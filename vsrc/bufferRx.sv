==> flow/design.v <==
interface axi_master_if #(
    parameter ADDR_WIDTH   = 32,
    parameter DATA_WIDTH   = 32,
    parameter ID_WIDTH     = 1,    
    parameter REGION_WIDTH = 4
)(
    input logic aclk,
    input logic aresetn
);
    logic [ADDR_WIDTH-1:0]    m_axi_araddr;
    logic [1:0]               m_axi_arburst;
    logic [3:0]               m_axi_arcache;
    logic [7:0]               m_axi_arlen;
    logic [0:0]               m_axi_arlock;
    logic [2:0]               m_axi_arprot;
    logic [3:0]               m_axi_arqos;
    logic                     m_axi_arready;
    logic [REGION_WIDTH-1:0]  m_axi_arregion;
    logic [2:0]               m_axi_arsize;
    logic                     m_axi_arvalid;
    logic [ADDR_WIDTH-1:0]    m_axi_awaddr;
    logic [1:0]               m_axi_awburst;
    logic [3:0]               m_axi_awcache;
    logic [7:0]               m_axi_awlen;
    logic [0:0]               m_axi_awlock;
    logic [2:0]               m_axi_awprot;
    logic [3:0]               m_axi_awqos;
    logic                     m_axi_awready;
    logic [REGION_WIDTH-1:0]  m_axi_awregion;
    logic [2:0]               m_axi_awsize;
    logic                     m_axi_awvalid;
    logic                     m_axi_bready;
    logic [1:0]               m_axi_bresp;
    logic                     m_axi_bvalid;
    logic [DATA_WIDTH-1:0]    m_axi_rdata;
    logic                     m_axi_rlast;
    logic                     m_axi_rready;
    logic [1:0]               m_axi_rresp;
    logic                     m_axi_rvalid;
    logic [DATA_WIDTH-1:0]      m_axi_wdata;
    logic                       m_axi_wlast;
    logic                       m_axi_wready;
    logic [(DATA_WIDTH/8)-1:0]  m_axi_wstrb;  
    logic                       m_axi_wvalid;
    modport master (
        input  aclk,
        input  aresetn,
        output m_axi_araddr,
        output m_axi_arburst,
        output m_axi_arcache,
        output m_axi_arlen,
        output m_axi_arlock,
        output m_axi_arprot,
        output m_axi_arqos,
        input  m_axi_arready,
        output m_axi_arregion,
        output m_axi_arsize,
        output m_axi_arvalid,
        output m_axi_awaddr,
        output m_axi_awburst,
        output m_axi_awcache,
        output m_axi_awlen,
        output m_axi_awlock,
        output m_axi_awprot,
        output m_axi_awqos,
        input  m_axi_awready,
        output m_axi_awregion,
        output m_axi_awsize,
        output m_axi_awvalid,
        output m_axi_bready,
        input  m_axi_bresp,
        input  m_axi_bvalid,
        input  m_axi_rdata,
        input  m_axi_rlast,
        output m_axi_rready,
        input  m_axi_rresp,
        input  m_axi_rvalid,
        output m_axi_wdata,
        output m_axi_wlast,
        input  m_axi_wready,
        output m_axi_wstrb,
        output m_axi_wvalid
    );
endinterface
interface axi_slave_if #(
    parameter ADDR_WIDTH   = 32,
    parameter DATA_WIDTH   = 32,
    parameter ID_WIDTH     = 1,
    parameter REGION_WIDTH = 4
)(
    input logic aclk,
    input logic aresetn
);
    logic [ADDR_WIDTH-1:0]    s_axi_araddr;
    logic [1:0]               s_axi_arburst;
    logic [3:0]               s_axi_arcache;
    logic [7:0]               s_axi_arlen;
    logic [0:0]               s_axi_arlock;
    logic [2:0]               s_axi_arprot;
    logic [3:0]               s_axi_arqos;
    logic                     s_axi_arready;
    logic [REGION_WIDTH-1:0]  s_axi_arregion;
    logic [2:0]               s_axi_arsize;
    logic                     s_axi_arvalid;
    logic [ADDR_WIDTH-1:0]    s_axi_awaddr;
    logic [1:0]               s_axi_awburst;
    logic [3:0]               s_axi_awcache;
    logic [7:0]               s_axi_awlen;
    logic [0:0]               s_axi_awlock;
    logic [2:0]               s_axi_awprot;
    logic [3:0]               s_axi_awqos;
    logic                     s_axi_awready;
    logic [REGION_WIDTH-1:0]  s_axi_awregion;
    logic [2:0]               s_axi_awsize;
    logic                     s_axi_awvalid;
    logic                     s_axi_bready;
    logic [1:0]               s_axi_bresp;
    logic                     s_axi_bvalid;
    logic [DATA_WIDTH-1:0]    s_axi_rdata;
    logic                     s_axi_rlast;
    logic                     s_axi_rready;
    logic [1:0]               s_axi_rresp;
    logic                     s_axi_rvalid;
    logic [DATA_WIDTH-1:0]      s_axi_wdata;
    logic                       s_axi_wlast;
    logic                       s_axi_wready;
    logic [(DATA_WIDTH/8)-1:0]  s_axi_wstrb;
    logic                       s_axi_wvalid;
    modport slave (
        input  aclk,
        input  aresetn,
        input  s_axi_araddr,
        input  s_axi_arburst,
        input  s_axi_arcache,
        input  s_axi_arlen,
        input  s_axi_arlock,
        input  s_axi_arprot,
        input  s_axi_arqos,
        output s_axi_arready,
        input  s_axi_arregion,
        input  s_axi_arsize,
        input  s_axi_arvalid,
        input  s_axi_awaddr,
        input  s_axi_awburst,
        input  s_axi_awcache,
        input  s_axi_awlen,
        input  s_axi_awlock,
        input  s_axi_awprot,
        input  s_axi_awqos,
        output s_axi_awready,
        input  s_axi_awregion,
        input  s_axi_awsize,
        input  s_axi_awvalid,
        input  s_axi_bready,
        output s_axi_bresp,
        output s_axi_bvalid,
        output s_axi_rdata,
        output s_axi_rlast,
        input  s_axi_rready,
        output s_axi_rresp,
        output s_axi_rvalid,
        input  s_axi_wdata,
        input  s_axi_wlast,
        output s_axi_wready,
        input  s_axi_wstrb,
        input  s_axi_wvalid
    );
endinterface
`timescale 1ns/100ps
module bufferRx #(
    parameter int WORD_WIDTH = 32,
    parameter int BYTE_WIDTH = 8
)(
    input  logic                 clk,
    input  logic                 rst,
    output logic                 rxValid,
    input  logic                 empty,
    input  logic                 rxReady,
    output logic                 outReady,
    input  logic                 outValid,
    output logic [WORD_WIDTH-1:0] data_out,
    input  logic [BYTE_WIDTH-1:0] data_in
);
    localparam int unsigned BYTES_PER_WORD = WORD_WIDTH / BYTE_WIDTH;
    typedef enum logic [1:0] {
        ST_RESET,      
        ST_COLLECT,    
        ST_SEND        
    } state_t;
    state_t state_q;
    state_t state_d;
    logic [$clog2(BYTES_PER_WORD+1)-1:0] byte_count_q;
    logic [$clog2(BYTES_PER_WORD+1)-1:0] byte_count_d;
    logic [WORD_WIDTH-1:0]               assemble_q;
    logic [WORD_WIDTH-1:0]               assemble_d;
    logic [WORD_WIDTH-1:0]               data_out_q;
    logic [WORD_WIDTH-1:0]               data_out_d;
    logic                                rx_valid_q;
    logic                                rx_valid_d;
    logic                                out_ready_q;
    logic                                out_ready_d;
    always_comb begin
        state_d      = state_q;
        byte_count_d = byte_count_q;
        assemble_d   = assemble_q;
        data_out_d   = data_out_q;
        rx_valid_d   = 1'b0;           
        out_ready_d  = out_ready_q;
        unique case (state_q)
            ST_RESET: begin
                out_ready_d  = 1'b1;   
                byte_count_d = '0;
                assemble_d   = '0;
                state_d      = ST_COLLECT;
            end
            ST_COLLECT: begin
                out_ready_d = 1'b1;
                if (!empty && outValid) begin
                    assemble_d[BYTE_WIDTH*byte_count_q +: BYTE_WIDTH] = data_in;
                    if (byte_count_q == BYTES_PER_WORD-1) begin
                        byte_count_d = '0;
                        out_ready_d  = 1'b0;   
                        state_d      = ST_SEND;
                    end else begin
                        byte_count_d = byte_count_q + 1'b1;
                    end
                end
            end
            ST_SEND: begin
                out_ready_d = 1'b0;
                if (rxReady) begin
                    data_out_d  = assemble_q;
                    rx_valid_d  = 1'b1;   
                    assemble_d  = '0;
                    state_d     = ST_COLLECT;
                end
            end
            default: begin
                state_d = ST_RESET;
            end
        endcase
    end
    always_ff @(posedge clk or negedge rst) begin
        if (!rst) begin
            state_q     <= ST_RESET;
            byte_count_q <= '0;
            assemble_q  <= '0;
            data_out_q  <= '0;
            rx_valid_q  <= 1'b0;
            out_ready_q <= 1'b0;
        end else begin
            state_q     <= state_d;
            byte_count_q <= byte_count_d;
            assemble_q  <= assemble_d;
            data_out_q  <= data_out_d;
            rx_valid_q  <= rx_valid_d;
            out_ready_q <= out_ready_d;
        end
    end
    assign rxValid  = rx_valid_q;
    assign outReady = out_ready_q;
    assign data_out = data_out_q;
endmodule
* Step by step through the tools: bufferRx
The steps from the RTL of bufferRx to its reports follow in flow order. Lines are those of the file above, counted from 1. Cell names lack the library's common part. Not given: --
Set-up: top bufferRx, clock clk, library sky130hd, timing corner tt_025C_1v80

* Word-level counts
Source: Yosys, flattened and elaborated, memories not mapped. Widths are those after wreduce. Registers that Yosys merges into a memory's read port (data or address) are not register bits. Print and check cells do not count. Equal cells are merged and count once.
Cells by class: add/subtract/negate cells 2, muxes and demuxes 15, multipliers 0, reductions and logical operators 9, bitwise gates (word level) 3, equal/unequal tests 6, div/mod/pow operators 0, shift operators 2, magnitude comparators 0
Operators by type and width (count):
- case mux 32 bit (select 3 bit) | 1
- two-way mux 32 bit | 2
- negator 6 -> 33 bit | 1
- variable shift 8 x 33 -> 32 bit | 1
- variable shift 8 x 33 -> 32 bit with constant A | 1
- AND 32 bit | 1
- bitwise OR 32 bit | 1
- NOT 32 bit | 1
- != test 2 bit with constant B | 3
- AND reduction 3 bit | 2
- case mux 3 bit (select 2 bit) | 1
- case mux 2 bit (select 3 bit) | 1
- two-way mux 3 bit | 2
- two-way mux 2 bit | 3
- AND reduction 2 bit | 2
- two-way mux 1 bit | 4
- adder 3 x 1 -> 3 bit with constant B | 1
- equality test 3 x 2 -> 1 bit with constant B | 1
- nonzero test 3 bit | 1
- case mux 1 bit (select 3 bit) | 1
- equality test 2 x 1 -> 1 bit with constant B | 1
- equality test 2 bit with constant B | 1
- zero test 2 bit | 1
- nonzero test 2 bit | 1
- logical AND 1 bit | 1
- zero test 1 bit | 1
Bit counts: memory cells 0, output and inout port bits 34, latch bits 0, ROM bits 0, input port bits 13, word width x clocked read ports 0, memory bits (writable) 0, flip-flop bits (word level) 71, elaborated cells 43

* Depth
Longest topological path by Yosys (ltp), each cell counted once; first at word level (registers and memories cut), then after technology mapping (sequential cells cut; the memories' decode and read muxes count).
Logic depth: depth after elaboration 7, ABC_AREA 0, mapped depth 9, gate-level depth less buffers 9

* After synthesis
Yosys stat after the flow's synthesis: flattened, memories mapped to cells. It holds for the ABC_AREA given above (unset counts as 0); a run with the other value may have another netlist. The area totals of this step are shown rounded.
Cells by type:
- dfrtp_1 | count 71, total area 1.78E+03 um^2
- mux2_2 | count 32, total area 360.346 um^2
- o2bb2ai_1 | count 33, total area 289.027 um^2
- ha_1 | count 5, total area 62.56 um^2
- nand2_1 | count 14, total area 52.55 um^2
- inv_1 | count 8, total area 30.029 um^2
- a221oi_4 | count 1, total area 26.275 um^2
- dfstp_2 | count 1, total area 26.275 um^2
- nand3_1 | count 4, total area 20.019 um^2
- nor2_1 | count 4, total area 15.014 um^2
- o21ai_1 | count 3, total area 15.014 um^2
- and3_1 | count 2, total area 12.512 um^2
- nand2b_1 | count 2, total area 12.512 um^2
- nand4_1 | count 2, total area 12.512 um^2
- nor2b_1 | count 2, total area 12.512 um^2
- clkbuf_1 | count 3, total area 11.261 um^2
- a21oi_1 | count 2, total area 10.01 um^2
- and4b_1 | count 1, total area 10.01 um^2
Other cell types: 11; their cells: 12.
Mapped netlist: sequential area 1803 um^2, buffers 4, flip-flops 72, mapped cells 202, synthesis area 2829 um^2

* Worst setup path after synthesis
Path of least setup slack by OpenSTA after synthesis, without wires, with an ideal clock, recovery checks aside; 20% of the period is set as input and as output delay. Where synthesis merged equal registers, the netlist keeps one of their names.
Path post-synthesis: path kind flip-flop to flip-flop, start point register byte_count_q[0], end point register assemble_q[16], delay of the path 1.909 ns, setup time 0.081 ns, path buffers 0, period 2.84 ns, slack 0.931 ns, required time 2.759 ns, data arrival time 1.828 ns, driving pins on the path 8, time at the first pin 0.000 ns, synthesis period reached 1.909 ns
"delay of the path" = arrival - input delay + setup time. "driving pins on the path" counts driving pins, that of a launching flip-flop among them; a cell with two outputs on the path counts twice. "synthesis period reached" = period - worst setup slack (recovery checks aside). The figure is calculated, with input and output delays left at 20% of the set period. Between the ends stands the longest chain of elaborated cells between them, by number of cells; it is not shown to be the way that was timed. Of several equally long chains one is given. Each line given opens the expression or statement behind the cell; cells for indexed reads and writes are added by Yosys, which also makes memories of some case tables.
On the way, post-synthesis: cells stage by stage dfrtp_1 -> inv_1 -> ha_1 -> ha_1 -> nor2b_1 -> and3_1 -> o21ai_1 -> o2bb2ai_1, cells in the longest elaborated chain 7, elaborated cells on any way between the ends 8, RTL lines with such cells 3, classes of those cells add/sub: 1; shift: 2; mux: 2; logic: 3
RTL lines, path post-synthesis:
- from (decl) | RTL line 192 | logic [$clog2(BYTES_PER_WORD+1)-1:0] byte_count_q;
- from (assign) | RTL line 246 | byte_count_q <= '0;
- from (assign) | RTL line 253 | byte_count_q <= byte_count_d;
- negator 6 -> 33 bit | RTL line 219 | assemble_d[BYTE_WIDTH*byte_count_q +: BYTE_WIDTH] = data_in;
- variable shift 8 x 33 -> 32 bit | RTL line 219
- NOT 32 bit | RTL line 219
- AND 32 bit | RTL line 219
- bitwise OR 32 bit | RTL line 219
- two-way mux 32 bit | RTL line 218 | if (!empty && outValid) begin
- case mux 32 bit (select 3 bit) | RTL line 209 | unique case (state_q)
- to (assign) | RTL line 247 | assemble_q  <= '0;
- to (assign) | RTL line 254 | assemble_q  <= assemble_d;
- to (decl) | RTL line 194 | logic [WORD_WIDTH-1:0]               assemble_q;

* Timing after layout
Path of least setup slack in the final report of entry A (OpenROAD, finished layout, wires in). Where an end is a register, its clock arrival counts in the times.
Path after layout: path kind flip-flop to flip-flop, start point register byte_count_q[0], end point register assemble_q[25], slack -0.17 ns, required time 1.74 ns, path buffers 0, data arrival time 1.91 ns, time at the first pin 0.34 ns, setup time 0.07 ns, period 1.47 ns, driving pins on the path 9
Between the ends stands the longest chain of elaborated cells between them, by number of cells; it is not shown to be the way that was timed. Of several equally long chains one is given.
On the way, after layout: cells stage by stage dfrtp_2 -> inv_4 -> ha_4 -> ha_4 -> inv_2 -> ha_4 -> and4b_1 -> o21ai_4 -> o2bb2ai_1, cells in the longest elaborated chain 7, elaborated cells on any way between the ends 8, RTL lines with such cells 3, classes of those cells add/sub: 1; shift: 2; mux: 2; logic: 3
RTL lines, path after layout:
- from (decl) | RTL line 192 | logic [$clog2(BYTES_PER_WORD+1)-1:0] byte_count_q;
- from (assign) | RTL line 246 | byte_count_q <= '0;
- from (assign) | RTL line 253 | byte_count_q <= byte_count_d;
- negator 6 -> 33 bit | RTL line 219 | assemble_d[BYTE_WIDTH*byte_count_q +: BYTE_WIDTH] = data_in;
- variable shift 8 x 33 -> 32 bit | RTL line 219
- NOT 32 bit | RTL line 219
- AND 32 bit | RTL line 219
- bitwise OR 32 bit | RTL line 219
- two-way mux 32 bit | RTL line 218 | if (!empty && outValid) begin
- case mux 32 bit (select 3 bit) | RTL line 209 | unique case (state_q)
- to (assign) | RTL line 247 | assemble_q  <= '0;
- to (assign) | RTL line 254 | assemble_q  <= assemble_d;
- to (decl) | RTL line 194 | logic [WORD_WIDTH-1:0]               assemble_q;

Add stored flow runs of bufferRx

Measured data: module bufferRx, platform sky130hd, 2 stored runs of the flow under differing settings, order arbitrary. Input and output delays are each 20% of the period that was set; the output load is 0.01 pF.
By "clock period achieved" is meant the clock period of the run minus its worst setup slack. This is arithmetic on one report: input and output delays are still those of the set period (20% each).
"time of the worst setup path": the worst setup path's part of the clock period (all of it between registers, 20% less for each end at a port) less its slack. A launch clock that arrives late makes it longer, a capture clock that arrives late makes it shorter.
The results are shown rounded.

* Entry A | settings: period_ns 1.47; CORE_UTILIZATION 44; PLACE_DENSITY_LB_ADDON 0.23; CORE_MARGIN 5; CELL_PAD_IN_SITES_GLOBAL_PLACEMENT 1; SLEW_MARGIN 25; MIN_ROUTING_LAYER met2; MAX_ROUTING_LAYER met5; CAP_MARGIN 20 | results: time of the worst setup path 1.64 ns; kind of the worst setup path flip-flop to flip-flop; worst setup slack after layout -0.174 ns; area of the die 8133 um^2; final setup TNS -4.571 ns; clock period achieved 1.644 ns; synthesis area 2829 um^2; standard-cell area of the final layout 4134 um^2
* Entry B | settings: period_ns 3.46; CORE_UTILIZATION 67; SETUP_SLACK_MARGIN 0.42; PLACE_DENSITY 0.42; CORE_ASPECT_RATIO 1.25; CELL_PAD_IN_SITES_GLOBAL_PLACEMENT 3; TNS_END_PERCENT 90; ABC_AREA 1; GPL_ROUTABILITY_DRIVEN 0; CTS_CLUSTER_SIZE 73; CAP_MARGIN 10; SLEW_MARGIN 10; MIN_ROUTING_LAYER met2; CORE_MARGIN 2 | unfinished; error GPL-0301 in placement
