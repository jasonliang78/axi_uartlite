==> flow/design.v <==
interface axi_master_if #(
    parameter ADDR_WIDTH   = 32,
    parameter DATA_WIDTH   = 32,
    parameter ID_WIDTH     = 1,    
    parameter REGION_WIDTH = 4
)(
    input logic aclk,
    input logic aresetn
);
    logic [ADDR_WIDTH-1:0]    m_axi_araddr;
    logic [1:0]               m_axi_arburst;
    logic [3:0]               m_axi_arcache;
    logic [7:0]               m_axi_arlen;
    logic [0:0]               m_axi_arlock;
    logic [2:0]               m_axi_arprot;
    logic [3:0]               m_axi_arqos;
    logic                     m_axi_arready;
    logic [REGION_WIDTH-1:0]  m_axi_arregion;
    logic [2:0]               m_axi_arsize;
    logic                     m_axi_arvalid;
    logic [ADDR_WIDTH-1:0]    m_axi_awaddr;
    logic [1:0]               m_axi_awburst;
    logic [3:0]               m_axi_awcache;
    logic [7:0]               m_axi_awlen;
    logic [0:0]               m_axi_awlock;
    logic [2:0]               m_axi_awprot;
    logic [3:0]               m_axi_awqos;
    logic                     m_axi_awready;
    logic [REGION_WIDTH-1:0]  m_axi_awregion;
    logic [2:0]               m_axi_awsize;
    logic                     m_axi_awvalid;
    logic                     m_axi_bready;
    logic [1:0]               m_axi_bresp;
    logic                     m_axi_bvalid;
    logic [DATA_WIDTH-1:0]    m_axi_rdata;
    logic                     m_axi_rlast;
    logic                     m_axi_rready;
    logic [1:0]               m_axi_rresp;
    logic                     m_axi_rvalid;
    logic [DATA_WIDTH-1:0]      m_axi_wdata;
    logic                       m_axi_wlast;
    logic                       m_axi_wready;
    logic [(DATA_WIDTH/8)-1:0]  m_axi_wstrb;  
    logic                       m_axi_wvalid;
    modport master (
        input  aclk,
        input  aresetn,
        output m_axi_araddr,
        output m_axi_arburst,
        output m_axi_arcache,
        output m_axi_arlen,
        output m_axi_arlock,
        output m_axi_arprot,
        output m_axi_arqos,
        input  m_axi_arready,
        output m_axi_arregion,
        output m_axi_arsize,
        output m_axi_arvalid,
        output m_axi_awaddr,
        output m_axi_awburst,
        output m_axi_awcache,
        output m_axi_awlen,
        output m_axi_awlock,
        output m_axi_awprot,
        output m_axi_awqos,
        input  m_axi_awready,
        output m_axi_awregion,
        output m_axi_awsize,
        output m_axi_awvalid,
        output m_axi_bready,
        input  m_axi_bresp,
        input  m_axi_bvalid,
        input  m_axi_rdata,
        input  m_axi_rlast,
        output m_axi_rready,
        input  m_axi_rresp,
        input  m_axi_rvalid,
        output m_axi_wdata,
        output m_axi_wlast,
        input  m_axi_wready,
        output m_axi_wstrb,
        output m_axi_wvalid
    );
endinterface
interface axi_slave_if #(
    parameter ADDR_WIDTH   = 32,
    parameter DATA_WIDTH   = 32,
    parameter ID_WIDTH     = 1,
    parameter REGION_WIDTH = 4
)(
    input logic aclk,
    input logic aresetn
);
    logic [ADDR_WIDTH-1:0]    s_axi_araddr;
    logic [1:0]               s_axi_arburst;
    logic [3:0]               s_axi_arcache;
    logic [7:0]               s_axi_arlen;
    logic [0:0]               s_axi_arlock;
    logic [2:0]               s_axi_arprot;
    logic [3:0]               s_axi_arqos;
    logic                     s_axi_arready;
    logic [REGION_WIDTH-1:0]  s_axi_arregion;
    logic [2:0]               s_axi_arsize;
    logic                     s_axi_arvalid;
    logic [ADDR_WIDTH-1:0]    s_axi_awaddr;
    logic [1:0]               s_axi_awburst;
    logic [3:0]               s_axi_awcache;
    logic [7:0]               s_axi_awlen;
    logic [0:0]               s_axi_awlock;
    logic [2:0]               s_axi_awprot;
    logic [3:0]               s_axi_awqos;
    logic                     s_axi_awready;
    logic [REGION_WIDTH-1:0]  s_axi_awregion;
    logic [2:0]               s_axi_awsize;
    logic                     s_axi_awvalid;
    logic                     s_axi_bready;
    logic [1:0]               s_axi_bresp;
    logic                     s_axi_bvalid;
    logic [DATA_WIDTH-1:0]    s_axi_rdata;
    logic                     s_axi_rlast;
    logic                     s_axi_rready;
    logic [1:0]               s_axi_rresp;
    logic                     s_axi_rvalid;
    logic [DATA_WIDTH-1:0]      s_axi_wdata;
    logic                       s_axi_wlast;
    logic                       s_axi_wready;
    logic [(DATA_WIDTH/8)-1:0]  s_axi_wstrb;
    logic                       s_axi_wvalid;
    modport slave (
        input  aclk,
        input  aresetn,
        input  s_axi_araddr,
        input  s_axi_arburst,
        input  s_axi_arcache,
        input  s_axi_arlen,
        input  s_axi_arlock,
        input  s_axi_arprot,
        input  s_axi_arqos,
        output s_axi_arready,
        input  s_axi_arregion,
        input  s_axi_arsize,
        input  s_axi_arvalid,
        input  s_axi_awaddr,
        input  s_axi_awburst,
        input  s_axi_awcache,
        input  s_axi_awlen,
        input  s_axi_awlock,
        input  s_axi_awprot,
        input  s_axi_awqos,
        output s_axi_awready,
        input  s_axi_awregion,
        input  s_axi_awsize,
        input  s_axi_awvalid,
        input  s_axi_bready,
        output s_axi_bresp,
        output s_axi_bvalid,
        output s_axi_rdata,
        output s_axi_rlast,
        input  s_axi_rready,
        output s_axi_rresp,
        output s_axi_rvalid,
        input  s_axi_wdata,
        input  s_axi_wlast,
        output s_axi_wready,
        input  s_axi_wstrb,
        input  s_axi_wvalid
    );
endinterface
`timescale 1ns/100ps
module syn_fifo #(
    parameter int DATA_WIDTH = 8,
    parameter int ADDR_WIDTH = 8
)(
    input  logic                  clk,
    input  logic                  rst,
    input  logic [DATA_WIDTH-1:0] data_in,
    input  logic                  rd_en,
    output logic                  rd_valid,
    input  logic                  wr_en,
    output logic                  wr_ready,
    output logic [DATA_WIDTH-1:0] data_out,
    output logic                  empty,
    output logic                  full
);
    localparam int unsigned RAM_DEPTH = (1 << ADDR_WIDTH);
    logic [DATA_WIDTH-1:0] mem [RAM_DEPTH-1:0];
    logic [ADDR_WIDTH-1:0] wr_pointer_q;
    logic [ADDR_WIDTH-1:0] wr_pointer_d;
    logic [ADDR_WIDTH-1:0] rd_pointer_q;
    logic [ADDR_WIDTH-1:0] rd_pointer_d;
    logic [ADDR_WIDTH:0]   status_cnt_q;
    logic [ADDR_WIDTH:0]   status_cnt_d;
    logic [DATA_WIDTH-1:0] data_out_q;
    logic [DATA_WIDTH-1:0] data_out_d;
    logic                  rd_valid_q;
    logic                  rd_valid_d;
    assign wr_ready = 1'b1;
    always_comb begin
        wr_pointer_d  = wr_pointer_q;
        rd_pointer_d  = rd_pointer_q;
        status_cnt_d  = status_cnt_q;
        data_out_d    = data_out_q;
        rd_valid_d    = 1'b0;
        if (wr_en && !full) begin
            wr_pointer_d = wr_pointer_q + 1'b1;
        end
        if (rd_en && !empty) begin
            rd_pointer_d = rd_pointer_q + 1'b1;
            data_out_d   = mem[rd_pointer_q];
            rd_valid_d   = 1'b1;
        end
        unique case ({wr_en && !full, rd_en && !empty})
            2'b10: status_cnt_d = status_cnt_q + 1'b1;  
            2'b01: status_cnt_d = status_cnt_q - 1'b1;  
            default: status_cnt_d = status_cnt_q;       
        endcase
    end
    assign full  = (status_cnt_q == (RAM_DEPTH-1));
    assign empty = (status_cnt_q == 0);
    always_ff @(posedge clk or negedge rst) begin
        if (!rst) begin
            wr_pointer_q <= '0;
        end else begin
            wr_pointer_q <= wr_pointer_d;
            if (wr_en && !full) begin
                mem[wr_pointer_q] <= data_in;
            end
        end
    end
    always_ff @(posedge clk or negedge rst) begin
        if (!rst) begin
            rd_pointer_q <= '0;
            rd_valid_q   <= 1'b0;
            data_out_q   <= '0;
        end else begin
            rd_pointer_q <= rd_pointer_d;
            rd_valid_q   <= rd_valid_d;
            data_out_q   <= data_out_d;
        end
    end
    always_ff @(posedge clk or negedge rst) begin
        if (!rst) begin
            status_cnt_q <= '0;
        end else begin
            status_cnt_q <= status_cnt_d;
        end
    end
    assign rd_valid = rd_valid_q;
    assign data_out = data_out_q;
endmodule
Step by step through the tools: syn_fifo

The steps from the RTL of syn_fifo to its reports follow in flow order.
Lines are those of the file above, counted from 1.
Library cell names are shortened.
The mark n/a stands for no value.

Design top: syn_fifo
Clock: clk
Cell library: sky130hd
Corner: tt_025C_1v80

Word-level counts

Yosys after proc, flatten, opt, wreduce and memory -nomap, before mapping. Print and check cells are not counted. Equal cells are merged and count once.

Word width x clocked read ports: 0
Bits of input ports: 12
Memory cells: 0
ROM bits: 0
Bits in registers: 2082
Bits in latches: 0
Cells after elaboration: 1045
Memory bits (writable): 0
Output and inout bits: 12

Muxes and demuxes: 3
Magnitude comparators: 0
Shift-type cells: 0
Bitwise gates (word level): 0
Div/mod/pow operators: 0
Add/sub/neg operators: 4
Reductions and logical operators: 264
Eq/ne operators: 513
Multiply operators: 0

Operators with widths:

| cell                                                           | count |
| 8-bit equality test with constant B                            | 256 |
| 8-bit parallel mux with 256-bit select                         | 1 |
| 8-bit by 7-bit equality test with 1-bit output with constant B | 128 |
| 3-bit AND reduction                                            | 256 |
| 8-bit by 6-bit equality test with 1-bit output with constant B | 64 |
| 8-bit by 5-bit equality test with 1-bit output with constant B | 32 |
| 8-bit by 4-bit equality test with 1-bit output with constant B | 16 |
| 8-bit by 3-bit equality test with 1-bit output with constant B | 8 |
| 8-bit by 2-bit equality test with 1-bit output with constant B | 4 |
| 9-bit parallel mux with 2-bit select                           | 1 |
| 8-bit by 1-bit adder with 8-bit output with constant B         | 2 |
| 8-bit by 1-bit equality test with 1-bit output with constant B | 2 |
| 8-bit logical NOT                                              | 2 |
| 9-bit by 1-bit adder with 9-bit output with constant B         | 1 |
| 9-bit by 1-bit subtractor with 9-bit output with constant B    | 1 |
| 9-bit by 8-bit equality test with 1-bit output with constant B | 1 |
| 9-bit logical NOT                                              | 1 |
| 1-bit logical AND                                              | 2 |
| 1-bit logical NOT                                              | 2 |
| 2-bit by 1-bit equality test with 1-bit output with constant B | 1 |
| 2-bit equality test with constant B                            | 1 |
| 2-bit nonzero test                                             | 1 |
| 1-bit 2-to-1 mux                                               | 1 |

Logic depth

Depth = most cells in a row (Yosys ltp): at word level without a register or memory, in the mapped netlist without a sequential cell, where the memories' decode and read muxes count.

Depth in word-level cells: 5
ABC_AREA: 1
Depth in mapped cells: 19
Mapped depth without buffers: 17

Synthesis result

Yosys stat after the flow's synthesis: flattened, memories mapped to cells. It holds for the ABC_AREA given above (unset counts as 0); a run with the other value may have another netlist.

Flip-flops: 2082
Sequential part of the area: 62349.8 um2
Cells in the netlist: 7460
Mapped area: 84342.1 um2

Cells by type:

| cell     | count | area in all (um2) |
| edfxtp_1 | 2048  | 6.15E+04 |
| nand2_1  | 2713  | 1.02E+04 |
| nor2_1   | 1311  | 4920.97 |
| nand3_1  | 884   | 4.42E+03 |
| dfrtp_1  | 34    | 850.816 |
| clkbuf_1 | 142   | 533.011 |
| buf_2    | 89    | 445.427 |
| ha_1     | 16    | 200.192 |
| inv_1    | 52    | 195.187 |
| o21ai_0  | 36    | 180.173 |
| nor2_2   | 25    | 156.4 |
| o211ai_1 | 18    | 135.13 |
| xor2_1   | 15    | 131.376 |
| buf_4    | 14    | 105.101 |
| nand4_1  | 12    | 75.072 |
| nand2_2  | 7     | 43.792 |
| a21oi_1  | 6     | 30.029 |
| nand3_2  | 3     | 30.029 |

Not listed: further types 17, cells in them 35.

Worst setup path after synthesis

Source: OpenSTA report_checks on the synthesized netlist (no wires, ideal clock, input and output delay 20% of the period each), path of least setup slack; recovery checks are left aside. Register names are those of the netlist, which keeps one name where synthesis merged equal registers.

Path type: input port to flip-flop
Start: in rd_en
End: reg status_cnt_q[7]
Driving pins on the path: 15
Time at the first pin: 850 ps
Slack: 1034 ps
Arrival: 3085 ps
Clock period: 4250 ps
Path delay: 2366 ps
Setup time: 131 ps
Synthesis period reached: 3216 ps

"path delay" is the arrival time less input delay plus setup time.
"driving pins on the path" counts driving pins, that of a launching flip-flop among them; a cell with two outputs on the path counts twice.
"synthesis period reached" = period - worst setup slack (recovery checks aside). The figure is calculated, with input and output delays left at 20% of the set period.
The rows between start and end are the longest chain of elaborated cells between them; the timing report does not say that the signal goes this way. Where chains are equally long, one stands for them.
A line is the first line of the expression or statement that the cell stems from. Yosys adds cells for indexed reads and writes and turns some case tables into memories.

Path through: inv_1 nor2_1 clkbuf_1 ha_1 ha_1 a21oi_1 nand2_1 nand2_1 nand2_1 a21oi_1 nor2_1 o21ai_0 nand3_1 nand3_1 o21ai_0
Cells in the longest elaborated chain: 3
Elaborated cells on any way between the ends: 5
Those cells by class: eq/ne (2); mux (1); reduce/logical (2)

Ends and longest elaborated chain, post-synthesis:

| element                                        | RTL line | text |
| start, declared                                | 177      | `input  logic                  rd_en,` |
| 1-bit logical AND                              | 212      | `unique case ({wr_en && !full, rd_en && !empty})` |
| 2-bit by 1-bit equality test with 1-bit output | 212      |  |
| 9-bit parallel mux with 2-bit select           | 212      |  |
| end, assigned                                  | 243      | `status_cnt_q <= '0;` |
| end, assigned                                  | 245      | `status_cnt_q <= status_cnt_d;` |
| end, declared                                  | 191      | `logic [ADDR_WIDTH:0]   status_cnt_q;` |

Some nets on the timed path still bear RTL names; the line given drives or declares the net.

Named nets, post-synthesis:

| net        | RTL line | text |
| rd_valid_d | 207      | `if (rd_en && !empty) begin` |

Worst path after layout

From the final timing report of record 1: the path of least setup slack in the routed layout; clock arrival at registers is part of the times.
The path's times are printed in steps of 10 ps; the period is the one set.

Path type: flip-flop to flip-flop
Start: reg rd_pointer_q[1]
End: reg data_out_q[1]
Arrival: 6090 ps
Driving pins on the path: 18
Clock period: 6030 ps
Setup time: 100 ps
Slack: 770 ps
Time at the first pin: 900 ps

The rows between start and end are the longest chain of elaborated cells between them; the timing report does not say that the signal goes this way. Where chains are equally long, one stands for them.

Path through: dfrtp_1 inv_1 ha_1 nand2_2 inv_2 buf_12 nand3_1 nand2_1 nor2_1 nand2_1 nor2_1 nand2_1 nor2_1 nand2_1 nor2_1 nand2_1 nand2_1 nand2_1
Cells in the longest elaborated chain: 2
Elaborated cells on any way between the ends: 257
RTL lines with such cells: 1
Those cells by class: eq/ne (255); mux (1); reduce/logical (1)

Ends and longest elaborated chain, after layout:

| element                                | RTL line | text |
| start, declared                        | 189      | `logic [ADDR_WIDTH-1:0] rd_pointer_q;` |
| start, assigned                        | 232      | `rd_pointer_q <= '0;` |
| start, assigned                        | 236      | `rd_pointer_q <= rd_pointer_d;` |
| 8-bit equality test                    | 209      | `data_out_d   = mem[rd_pointer_q];` |
| 8-bit parallel mux with 256-bit select | 209      |  |
| end, assigned                          | 234      | `data_out_q   <= '0;` |
| end, assigned                          | 238      | `data_out_q   <= data_out_d;` |
| end, declared                          | 193      | `logic [DATA_WIDTH-1:0] data_out_q;` |

Record of 2 stored runs of the RTL-to-layout flow on syn_fifo, platform sky130hd. The runs are unordered. Constraints: input delay and output delay 20% of the set period each, output load 0.01 pF.
"achieved clock period" is the run's clock period less its worst setup slack. It is reckoned from that one timing run; input and output delays stay at 20% of the period that was set.
A setting shown as - is not set for that run.
Among the results, - means that no value is shown for the run.

| setting or result                     | record 1 | record 2 |
| period_ns                             | 6.03     | 2.6      |
| CORE_UTILIZATION                      | 20       | 22       |
| PLACE_DENSITY_LB_ADDON                | 0.23     | -        |
| CORE_ASPECT_RATIO                     | 1.83     | 0.97     |
| CORE_MARGIN                           | 10       | 2        |
| CELL_PAD_IN_SITES_GLOBAL_PLACEMENT    | 2        | 1        |
| CELL_PAD_IN_SITES_DETAIL_PLACEMENT    | 1        | 2        |
| ABC_AREA                              | 1        | 0        |
| GPL_ROUTABILITY_DRIVEN                | 1        | 1        |
| CTS_CLUSTER_SIZE                      | 46       | -        |
| SLEW_MARGIN                           | 20       | 20       |
| MIN_ROUTING_LAYER                     | met1     | -        |
| CAP_MARGIN                            | 20       | 20       |
| SETUP_SLACK_MARGIN                    | -        | 0.69     |
| PLACE_DENSITY                         | -        | 0.89     |
| GPL_TIMING_DRIVEN                     | -        | 1        |
| CTS_CLUSTER_DIAMETER                  | -        | 160      |
| MAX_ROUTING_LAYER                     | -        | met5     |
| setup slack of the worst path (ps)    | 772      | -        |
| standard-cell area after layout (um2) | 100966.0 | -        |
| worst hold slack (ps)                 | 555      | -        |
| netlist area reported by Yosys (um2)  | 84342.1  | -        |
| full die area (um2)                   | 449280.0 | -        |
| final utilization (%)                 | 24.0     | -        |
| achieved clock period (ps)            | 5258     | -        |

Record 2: stopped before the end: routing reported GRT-0232
