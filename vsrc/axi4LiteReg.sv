==> flow/design.v <==
interface axi_master_if #(
    parameter ADDR_WIDTH   = 32,
    parameter DATA_WIDTH   = 32,
    parameter ID_WIDTH     = 1,    
    parameter REGION_WIDTH = 4
)(
    input logic aclk,
    input logic aresetn
);
    logic [ADDR_WIDTH-1:0]    m_axi_araddr;
    logic [1:0]               m_axi_arburst;
    logic [3:0]               m_axi_arcache;
    logic [7:0]               m_axi_arlen;
    logic [0:0]               m_axi_arlock;
    logic [2:0]               m_axi_arprot;
    logic [3:0]               m_axi_arqos;
    logic                     m_axi_arready;
    logic [REGION_WIDTH-1:0]  m_axi_arregion;
    logic [2:0]               m_axi_arsize;
    logic                     m_axi_arvalid;
    logic [ADDR_WIDTH-1:0]    m_axi_awaddr;
    logic [1:0]               m_axi_awburst;
    logic [3:0]               m_axi_awcache;
    logic [7:0]               m_axi_awlen;
    logic [0:0]               m_axi_awlock;
    logic [2:0]               m_axi_awprot;
    logic [3:0]               m_axi_awqos;
    logic                     m_axi_awready;
    logic [REGION_WIDTH-1:0]  m_axi_awregion;
    logic [2:0]               m_axi_awsize;
    logic                     m_axi_awvalid;
    logic                     m_axi_bready;
    logic [1:0]               m_axi_bresp;
    logic                     m_axi_bvalid;
    logic [DATA_WIDTH-1:0]    m_axi_rdata;
    logic                     m_axi_rlast;
    logic                     m_axi_rready;
    logic [1:0]               m_axi_rresp;
    logic                     m_axi_rvalid;
    logic [DATA_WIDTH-1:0]      m_axi_wdata;
    logic                       m_axi_wlast;
    logic                       m_axi_wready;
    logic [(DATA_WIDTH/8)-1:0]  m_axi_wstrb;  
    logic                       m_axi_wvalid;
    modport master (
        input  aclk,
        input  aresetn,
        output m_axi_araddr,
        output m_axi_arburst,
        output m_axi_arcache,
        output m_axi_arlen,
        output m_axi_arlock,
        output m_axi_arprot,
        output m_axi_arqos,
        input  m_axi_arready,
        output m_axi_arregion,
        output m_axi_arsize,
        output m_axi_arvalid,
        output m_axi_awaddr,
        output m_axi_awburst,
        output m_axi_awcache,
        output m_axi_awlen,
        output m_axi_awlock,
        output m_axi_awprot,
        output m_axi_awqos,
        input  m_axi_awready,
        output m_axi_awregion,
        output m_axi_awsize,
        output m_axi_awvalid,
        output m_axi_bready,
        input  m_axi_bresp,
        input  m_axi_bvalid,
        input  m_axi_rdata,
        input  m_axi_rlast,
        output m_axi_rready,
        input  m_axi_rresp,
        input  m_axi_rvalid,
        output m_axi_wdata,
        output m_axi_wlast,
        input  m_axi_wready,
        output m_axi_wstrb,
        output m_axi_wvalid
    );
endinterface
interface axi_slave_if #(
    parameter ADDR_WIDTH   = 32,
    parameter DATA_WIDTH   = 32,
    parameter ID_WIDTH     = 1,
    parameter REGION_WIDTH = 4
)(
    input logic aclk,
    input logic aresetn
);
    logic [ADDR_WIDTH-1:0]    s_axi_araddr;
    logic [1:0]               s_axi_arburst;
    logic [3:0]               s_axi_arcache;
    logic [7:0]               s_axi_arlen;
    logic [0:0]               s_axi_arlock;
    logic [2:0]               s_axi_arprot;
    logic [3:0]               s_axi_arqos;
    logic                     s_axi_arready;
    logic [REGION_WIDTH-1:0]  s_axi_arregion;
    logic [2:0]               s_axi_arsize;
    logic                     s_axi_arvalid;
    logic [ADDR_WIDTH-1:0]    s_axi_awaddr;
    logic [1:0]               s_axi_awburst;
    logic [3:0]               s_axi_awcache;
    logic [7:0]               s_axi_awlen;
    logic [0:0]               s_axi_awlock;
    logic [2:0]               s_axi_awprot;
    logic [3:0]               s_axi_awqos;
    logic                     s_axi_awready;
    logic [REGION_WIDTH-1:0]  s_axi_awregion;
    logic [2:0]               s_axi_awsize;
    logic                     s_axi_awvalid;
    logic                     s_axi_bready;
    logic [1:0]               s_axi_bresp;
    logic                     s_axi_bvalid;
    logic [DATA_WIDTH-1:0]    s_axi_rdata;
    logic                     s_axi_rlast;
    logic                     s_axi_rready;
    logic [1:0]               s_axi_rresp;
    logic                     s_axi_rvalid;
    logic [DATA_WIDTH-1:0]      s_axi_wdata;
    logic                       s_axi_wlast;
    logic                       s_axi_wready;
    logic [(DATA_WIDTH/8)-1:0]  s_axi_wstrb;
    logic                       s_axi_wvalid;
    modport slave (
        input  aclk,
        input  aresetn,
        input  s_axi_araddr,
        input  s_axi_arburst,
        input  s_axi_arcache,
        input  s_axi_arlen,
        input  s_axi_arlock,
        input  s_axi_arprot,
        input  s_axi_arqos,
        output s_axi_arready,
        input  s_axi_arregion,
        input  s_axi_arsize,
        input  s_axi_arvalid,
        input  s_axi_awaddr,
        input  s_axi_awburst,
        input  s_axi_awcache,
        input  s_axi_awlen,
        input  s_axi_awlock,
        input  s_axi_awprot,
        input  s_axi_awqos,
        output s_axi_awready,
        input  s_axi_awregion,
        input  s_axi_awsize,
        input  s_axi_awvalid,
        input  s_axi_bready,
        output s_axi_bresp,
        output s_axi_bvalid,
        output s_axi_rdata,
        output s_axi_rlast,
        input  s_axi_rready,
        output s_axi_rresp,
        output s_axi_rvalid,
        input  s_axi_wdata,
        input  s_axi_wlast,
        output s_axi_wready,
        input  s_axi_wstrb,
        input  s_axi_wvalid
    );
endinterface
module axi4LiteReg (
    input  logic        clk,
    input  logic        rst,        
    input  logic        wr_amba,
    input  logic [31:0] addr_rc,
    input  logic [31:0] addr_wc,
    output logic [31:0] data_out,
    input  logic [3:0]  strb,
    input  logic [31:0] data_in,
    input  logic [31:0] rx_data,
    output logic [31:0] tx_data,
    output logic        rxReady,
    input  logic        rxValid,
    output logic        txValid,
    input  logic        txReady
);
    localparam int unsigned TX_REG_INDEX = 0;   
    localparam int unsigned RX_REG_INDEX = 1;   
    logic [31:0] regs [2];   
    assign data_out = regs[addr_rc[2]];   
    assign rxReady = 1'b1;                
    assign tx_data = regs[TX_REG_INDEX];  
    always_ff @(posedge clk or negedge rst) begin
        if (!rst) begin
            regs[TX_REG_INDEX] <= '0;
            regs[RX_REG_INDEX] <= '0;
            txValid            <= 1'b0;
        end else begin
            if (wr_amba) begin
                regs[addr_wc[2]] <= (strb == 4'b0000)
                    ? regs[addr_wc[2]]
                    : { (strb[3]) ? data_in[31:24] : regs[addr_wc[2]][31:24],
                        (strb[2]) ? data_in[23:16] : regs[addr_wc[2]][23:16],
                        (strb[1]) ? data_in[15: 8] : regs[addr_wc[2]][15: 8],
                        (strb[0]) ? data_in[ 7: 0] : regs[addr_wc[2]][ 7: 0] };
                txValid <= 1'b1;   
            end
            if (txReady && txValid) begin
                txValid <= 1'b0;   
            end
            if (rxValid) begin
                regs[RX_REG_INDEX] <= rx_data;   
            end
        end
    end
endmodule
Reports on axi4LiteReg

Tool output for the design above, in the order of the flow.
Line numbers count from 1 in the design file above.
Library cell names are shortened.
The mark n/a stands for no value.

Design top: axi4LiteReg
Clock input: clk
Cell library: sky130hd
Corner: tt_025C_1v80

Word-level counts

Source: Yosys, flattened and elaborated. Widths are those after wreduce. Registers that Yosys merges into a memory's read port (data or address) are not register bits. Print and check cells do not count. Equal cells are merged and count once.

Multiplexer cells: 12
Bitwise gates (word level): 2
Reductions and logical operators: 7

Operator list:

| cell                           | count |
| case mux 32 bit (select 2 bit) | 2 |
| 2-to-1 mux 32 bit              | 4 |
| 2-to-1 mux 8 bit               | 4 |
| nonzero test 2 bit             | 3 |
| AND reduction 2 bit            | 2 |
| logical NOT 4 bit              | 1 |
| NOT 1 bit                      | 2 |
| 2-to-1 mux 1 bit               | 2 |
| logical AND 1 bit              | 1 |

Register bits after elaboration: 65
Input port bits: 137

Depth

Yosys ltp: most cells in a row. Word level: on the elaborated netlist, between registers, memories and ports. Mapped: between sequential cells and ports; inverters and the memories' decode and read muxes count.

Word-level depth: 7
ABC_AREA: 0
Mapped depth: 5
Depth with buffers taken out: 3

Synthesis result

Source: synth_stat.txt of the flow (Yosys; design flattened, memories mapped). It holds for the ABC_AREA given above (unset counts as 0); a run with the other value may have another netlist.
The area totals of this step are shown rounded.

Standard cells after synthesis: 291
Chip area (Yosys): 3220 µm²
Sequential area: 1630 µm²
Flip-flop cells: 65

Cells by type:

| cell type | count | total area (µm²) |
| dfrtp_1   | 65    | 1626.56 |
| mux2_2    | 57    | 641.866 |
| a21oi_1   | 65    | 325.312 |
| nor2b_1   | 32    | 200.192 |
| nand2_1   | 32    | 120.115 |
| mux2_4    | 4     | 60.058 |
| nand2_4   | 4     | 45.043 |
| buf_2     | 7     | 35.034 |
| mux2_1    | 3     | 33.782 |
| and3_2    | 4     | 30.029 |
| buf_6     | 2     | 22.522 |
| nand3_1   | 4     | 20.019 |
| clkbuf_1  | 5     | 18.768 |
| nor2b_4   | 1     | 13.763 |
| buf_1     | 3     | 11.261 |
| buf_4     | 1     | 7.507 |
| conb_1    | 1     | 3.754 |
| nor2_1    | 1     | 3.754 |

Worst setup path after synthesis

OpenSTA on the mapped netlist: ideal clock, no wires. The path of least setup slack (recovery checks aside). Input and output delay are each 20% of the period. Register names are those of the netlist, which keeps one name where synthesis merged equal registers.

Path kind: input-to-output
Start: in addr_rc[2]
End: out data_out[11]
Clock period: 1.72 ns
Time at the first pin: 0.344 ns
Arrival time: 1.102 ns
Required time: 1.376 ns
Path slack: 0.274 ns
Path delay: 0.758 ns
Stages: 3
Buffers on the path: 2
Period reached after synthesis: 1.446 ns

"path delay" = arrival - input delay + setup time.
A path that ends at an output port has no setup time.
"stages": output pins that drive a net of the path, with the launching flip-flop's if there is one; two outputs of one cell count as two.
"period reached after synthesis" = period - worst setup slack (recovery checks aside). The figure is calculated, with input and output delays left at 20% of the set period.
The rows between start and end are the longest chain of elaborated cells between them; the timing report does not say that the signal goes this way. Where chains are equally long, one stands for them.
A line is the first line of the expression or statement that the cell stems from. Yosys adds cells for indexed reads and writes and turns some case tables into memories.

Cells stage by stage: clkbuf_1 -> buf_2 -> mux2_1
Length of the longest elaborated chain: 2

RTL lines, path after synthesis:

| what                           | line | source |
| start: declaration             | 173  | `input  logic [31:0] addr_rc,` |
| NOT 1 bit                      | 188  | `assign data_out = regs[addr_rc[2]];` |
| case mux 32 bit (select 2 bit) | 188  |  |
| end: declaration               | 175  | `output logic [31:0] data_out,` |

Timing after layout

Path of least setup slack in the final report of entry B (OpenROAD, finished layout, wires in). Where an end is a register, its clock arrival counts in the times.

Path kind: input-to-output
Start: in addr_rc[2]
End: out data_out[4]
Clock period: 2.35 ns
Time at the first pin: 0.47 ns
Arrival time: 1.63 ns
Required time: 1.88 ns
Path slack: 0.25 ns
Stages: 4
Buffers on the path: 3

The rows between start and end are the longest chain of elaborated cells between them; the timing report does not say that the signal goes this way. Where chains are equally long, one stands for them.

Cells stage by stage: buf_2 -> buf_12 -> mux2_2 -> clkdlybuf4s50_1
Length of the longest elaborated chain: 2

RTL lines, path after layout:

| what                           | line | source |
| start: declaration             | 173  | `input  logic [31:0] addr_rc,` |
| NOT 1 bit                      | 188  | `assign data_out = regs[addr_rc[2]];` |
| case mux 32 bit (select 2 bit) | 188  |  |
| end: declaration               | 175  | `output logic [31:0] data_out,` |

Lab notebook: axi4LiteReg

Measured results for axi4LiteReg: 2 stored runs of the Yosys and OpenROAD flow on sky130hd. The settings differ; the order carries no meaning. The constraints put input and output delay at 20% of the set period each and load the outputs with 0.01 pF.
"period reached" means the clock period less the worst setup slack. The figure is calculated, with input and output delays left at 20% of the set period.
"allowed time less slack (worst setup path)" means the part of the period allowed to the worst setup path (the constraints hold back 20% at inputs and 20% at outputs) less its slack; where the path has registers, the arrival times of their clocks count too.
Values from the reports are rounded here.
Among the settings, . means not set for that run.
Among the results, . means that no value is shown for the run.

| name                                            | entry A | entry B         |
| period_ns                                       | 1.11    | 2.35            |
| CORE_UTILIZATION                                | 68      | 40              |
| SETUP_SLACK_MARGIN                              | 0.02    | .               |
| PLACE_DENSITY                                   | 0.48    | .               |
| CORE_ASPECT_RATIO                               | 1.05    | .               |
| CORE_MARGIN                                     | 9       | 2               |
| TNS_END_PERCENT                                 | 15      | .               |
| GPL_TIMING_DRIVEN                               | 1       | .               |
| CTS_CLUSTER_SIZE                                | 66      | .               |
| CTS_CLUSTER_DIAMETER                            | 400     | .               |
| CAP_MARGIN                                      | 30      | 20              |
| MIN_ROUTING_LAYER                               | met2    | .               |
| SLEW_MARGIN                                     | 20      | 20              |
| standard-cell area of the final layout (µm²)    | .       | 4880            |
| die footprint (µm²)                             | .       | 8780            |
| worst setup slack after layout (ns)             | .       | 0.253           |
| area of the synthesized netlist (µm²)           | .       | 3220            |
| allowed time less slack (worst setup path) (ns) | .       | 1.16            |
| worst path kind                                 | .       | input-to-output |
| setup total negative slack (ns)                 | .       | 0.000           |
| period reached (ns)                             | .       | 2.097           |

Entry A: unfinished; error GPL-0301 in placement
